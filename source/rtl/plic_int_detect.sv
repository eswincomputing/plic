==> flow/design.v <==
module plic_int_detect
#(parameter NUM_IRQ=48, 
            UNIT_IRQ_NUM=32   
 )
(
  input  logic                        clk_i          ,
  input  logic                        rst_n_i        ,
  input  logic                        test_mode_i    ,
  input  logic  [NUM_IRQ-1:0]         irq_i          ,             
  input  logic  [NUM_IRQ-1:0]         irq_mask_i     ,
  output logic [NUM_IRQ-1:0]          irq_o            
);
  localparam UNIT_WIDTH = $clog2(UNIT_IRQ_NUM);
  localparam LEFT_OVER_IRQ_NUM = NUM_IRQ - (NUM_IRQ/UNIT_IRQ_NUM)*UNIT_IRQ_NUM;
  localparam NUM_OF_UNIT = (LEFT_OVER_IRQ_NUM ==0) ? (NUM_IRQ >> UNIT_WIDTH) : (NUM_IRQ >> UNIT_WIDTH) + 1;
  localparam IRQ_OF_LAST_UNIT =  (LEFT_OVER_IRQ_NUM ==0)  ? UNIT_IRQ_NUM : LEFT_OVER_IRQ_NUM;
  logic  [NUM_IRQ-1:0]         synced_irq   ;
  logic  [NUM_IRQ-1:0]         irq_det      ;
   generate 
   genvar i;
   genvar m;
   for (i=0; i < (NUM_OF_UNIT-1); i++) 
   begin
    for (m=0; m < UNIT_IRQ_NUM; m++) begin 
      sync_cell inst_irq_sync 
      (
        .clk_i  (clk_i      ), 
        .rst_n_i(rst_n_i    ),
        .din    (irq_i[i*UNIT_IRQ_NUM+m]      ),
        .dout   (synced_irq[i*UNIT_IRQ_NUM+m] )
      );
    end  
   end
   endgenerate
   generate 
   genvar k;
   for (k=0; k < IRQ_OF_LAST_UNIT; k++) begin 
      sync_cell inst_irq_sync 
      (
        .clk_i  (clk_i      ), 
        .rst_n_i(rst_n_i    ),
        .din    (irq_i[(NUM_OF_UNIT-1)*UNIT_IRQ_NUM+k]      ),
        .dout   (synced_irq[(NUM_OF_UNIT-1)*UNIT_IRQ_NUM+k] )
      );
    end  
   endgenerate
   always @(posedge clk_i or negedge rst_n_i)
   begin : int_detect
     if(!rst_n_i) begin
       for (int i=0; i < NUM_IRQ; i++) begin 
         irq_det[i]  <= 0;
       end            
	 end
     else begin
       for (int i=0; i < NUM_IRQ; i++) begin 
         if ( ~ irq_mask_i[i] ) begin 
            irq_det[i] <= 1'b0;
         end
         else if ( ~ irq_det[i] & irq_mask_i[i] & synced_irq[i] ) begin 
           irq_det[i] <= 1'b1;
         end 
       end   
	 end 
   end 
   assign irq_o = irq_det;
endmodule
module sync_cell 
# (parameter DEPTH=2)
(
  input logic clk_i,
  input logic rst_n_i,
  input logic din,
  output logic dout
);
 logic [DEPTH-1:0] sync_ff;
always@(posedge clk_i or negedge rst_n_i)
  begin
    if (!rst_n_i)
       sync_ff <= '0;
    else
       sync_ff <= {sync_ff[DEPTH-2:0],din};
  end
  assign dout = sync_ff[DEPTH-1];
endmodule
* Step by step through the tools: plic_int_detect
What the tools print for plic_int_detect, step after step. Line numbers count from 1 in the design file above. Cell names lack the library's common part. The mark n/a stands for no value.
Design: top plic_int_detect, clock input clk_i, cell library sky130hd, corner tt_025C_1v80

* Word level
Yosys after proc, flatten, opt, wreduce and memory -nomap, before mapping. Memory bits, and registers merged into a memory's read port (data or address), are not among the register bits. Print and check cells are not counted. Equal cells are merged and count once.
Storage and ports: bits of input ports 99, output and inout bits 48, word-level cells 384, register bits 144
Operators by class: bitwise gates (word level) 144, muxes and demuxes 96, equality and inequality tests 48
Operator list (count):
- bitwise AND 1 bit | 96
- != test 2 x 1 -> 1 bit (second input constant) | 48
- 2-to-1 mux 1 bit | 96
- inverter 1 bit | 48

* Depth
Depth = most cells in a row (Yosys ltp): at word level without a register or memory, in the mapped netlist without a sequential cell, where the memories' decode and read muxes count.
Logic depth: word-level depth 5, ABC_AREA 0, mapped depth 1, depth with buffers taken out 1

* Netlist
The flow's flattened synthesis, as Yosys stat reports it; memories are mapped. The netlist is that of the ABC_AREA named above (0 if unset); the other value can give another one.
Cells by type:
- dfrtp_1 | count 144, total area 3.6E+03 µm²
- o21a_1 | count 48, total area 360.346 µm²
Synthesis totals: buffer cells 0, cells in the netlist 192, flip-flops 144, sequential area 3603.5 µm², chip area (Yosys) 3963.8 µm²
The figures by module come from a second, unflattened synthesis with its own total; it is not the netlist above.
Unflattened totals: cells (unflattened synthesis) 192, area (unflattened synthesis) 3963.8 µm²
Rows give one instance, submodules left out.
By module:
- sync_cell | cells 2, instances 48, seq. area 50.0 µm², area 50.0 µm²
- plic_int_detect | cells 96, instances 1, seq. area 1201.2 µm², area 1561.5 µm²

* Timing after synthesis
Source: OpenSTA report_checks on the synthesized netlist (no wires, ideal clock, input and output delay 20% of the period each), path of least setup slack; recovery checks are left aside. Register names are those of the netlist, which keeps one name where synthesis merged equal registers.
Timing path post-synthesis: path kind register -> register, start point register irq_det[0], end point register irq_det[0], stages on the path 2, slack 0.640 ns, library setup time 0.119 ns, time at the first pin 0.000 ns, clock period 1.33 ns, required time 1.211 ns, path delay 0.691 ns, arrival time 0.572 ns, path buffers 0, period reached after synthesis 0.69 ns
"path delay" = arrival - input delay + setup time. "stages on the path" counts driving pins, that of a launching flip-flop among them; a cell with two outputs on the path counts twice. "period reached after synthesis" = period - worst setup slack (recovery checks aside). The figure is calculated, with input and output delays left at 20% of the set period. The rows between start and end are the longest chain of elaborated cells between them; the timing report does not say that the signal goes this way. Where chains are equally long, one stands for them. A line is the first line of the expression or statement that the cell stems from. Yosys adds cells for indexed reads and writes and turns some case tables into memories. At most two assigning lines are given for a register; there are more.
On the way, post-synthesis: cell sequence dfrtp_1 o21a_1, cells in the longest elaborated chain 5, elaborated cells on any way between the ends 6, source lines of those cells 2, those cells by class 1 x eq/ne; 2 x mux; 3 x logic
RTL lines, path post-synthesis:
- start, declared | RTL line 18 | logic  [NUM_IRQ-1:0]         irq_det      ;
- start, assigned | RTL line 51 | irq_det[i]  <= 0;
- start, assigned | RTL line 57 | irq_det[i] <= 1'b0;
- inverter 1 bit | RTL line 59 | else if ( ~ irq_det[i] & irq_mask_i[i] & synced_irq[i] ) begin
- bitwise AND 1 bit x2 | RTL line 59
- 2-to-1 mux 1 bit | RTL line 59
- 2-to-1 mux 1 bit | RTL line 56 | if ( ~ irq_mask_i[i] ) begin
- end, assigned | RTL line 57
- end, assigned | RTL line 60 | irq_det[i] <= 1'b1;
- end, declared | RTL line 18

* Path in the finished layout
From the final timing report of entry A: the path of least setup slack in the routed layout; clock arrival at registers is part of the times.
Timing path post-layout: path kind register -> output, start point register irq_det[24], end point output port irq_o[24], stages on the path 2, time at the first pin 0.50 ns, slack -0.14 ns, output delay 0.22 ns, arrival time 1.04 ns, required time 0.90 ns, path buffers 1, clock period 1.12 ns
At most two assigning lines are given for a register; there are more.
On the way, post-layout: cell sequence dfrtp_1 buf_6, cells in the longest elaborated chain 0, elaborated cells on any way between the ends 0, source lines of those cells 0
RTL lines, path post-layout:
- start, declared | RTL line 18 | logic  [NUM_IRQ-1:0]         irq_det      ;
- start, assigned | RTL line 51 | irq_det[i]  <= 0;
- start, assigned | RTL line 57 | irq_det[i] <= 1'b0;
- end, declared | RTL line 11 | output logic [NUM_IRQ-1:0]          irq_o

Below are 2 stored runs of the flow (Yosys, OpenROAD; platform sky130hd) on plic_int_detect, each with its settings and what was measured, unordered. Constraints: input delay and output delay 20% of the set period each, output load 0.01 pF.
"achieved clock period" means the clock period less the worst setup slack. The figure is calculated, with input and output delays left at 20% of the set period.
By "worst setup path time" is meant the share of the clock period that the worst setup path is allowed (20% is reserved at inputs, 20% at outputs), minus its slack. Clock arrival times at its registers enter into it.
"power" is the tool's figure for a default switching activity; nothing was simulated.
[entry A] settings: period_ns=1.12, CORE_UTILIZATION=48, SETUP_SLACK_MARGIN=0.11, PLACE_DENSITY=0.53, GPL_TIMING_DRIVEN=1, GPL_ROUTABILITY_DRIVEN=0, CTS_CLUSTER_SIZE=48, CTS_CLUSTER_DIAMETER=149, CAP_MARGIN=25, MAX_ROUTING_LAYER=met5, CORE_MARGIN=2, SLEW_MARGIN=20
[entry A] result: chip area after synthesis (Yosys) 3963.8 µm², die area 9001.3 µm², standard-cell area of the final layout 6204.7 µm², utilization 0.767, worst setup slack after layout -0.142 ns, worst hold slack 0.155 ns, power 11.606 mW, achieved clock period 1.262 ns, worst setup path time 1.04 ns, worst setup path kind register -> output
[entry B] settings: period_ns=1.18, CORE_UTILIZATION=68, SETUP_SLACK_MARGIN=-0.02, PLACE_DENSITY=0.62, CELL_PAD_IN_SITES_GLOBAL_PLACEMENT=1, GPL_TIMING_DRIVEN=1, GPL_ROUTABILITY_DRIVEN=1, MIN_ROUTING_LAYER=met2, MAX_ROUTING_LAYER=met4, CAP_MARGIN=20, CORE_MARGIN=2, SLEW_MARGIN=20
[entry B] result: did not finish, placement stopped with GPL-0301
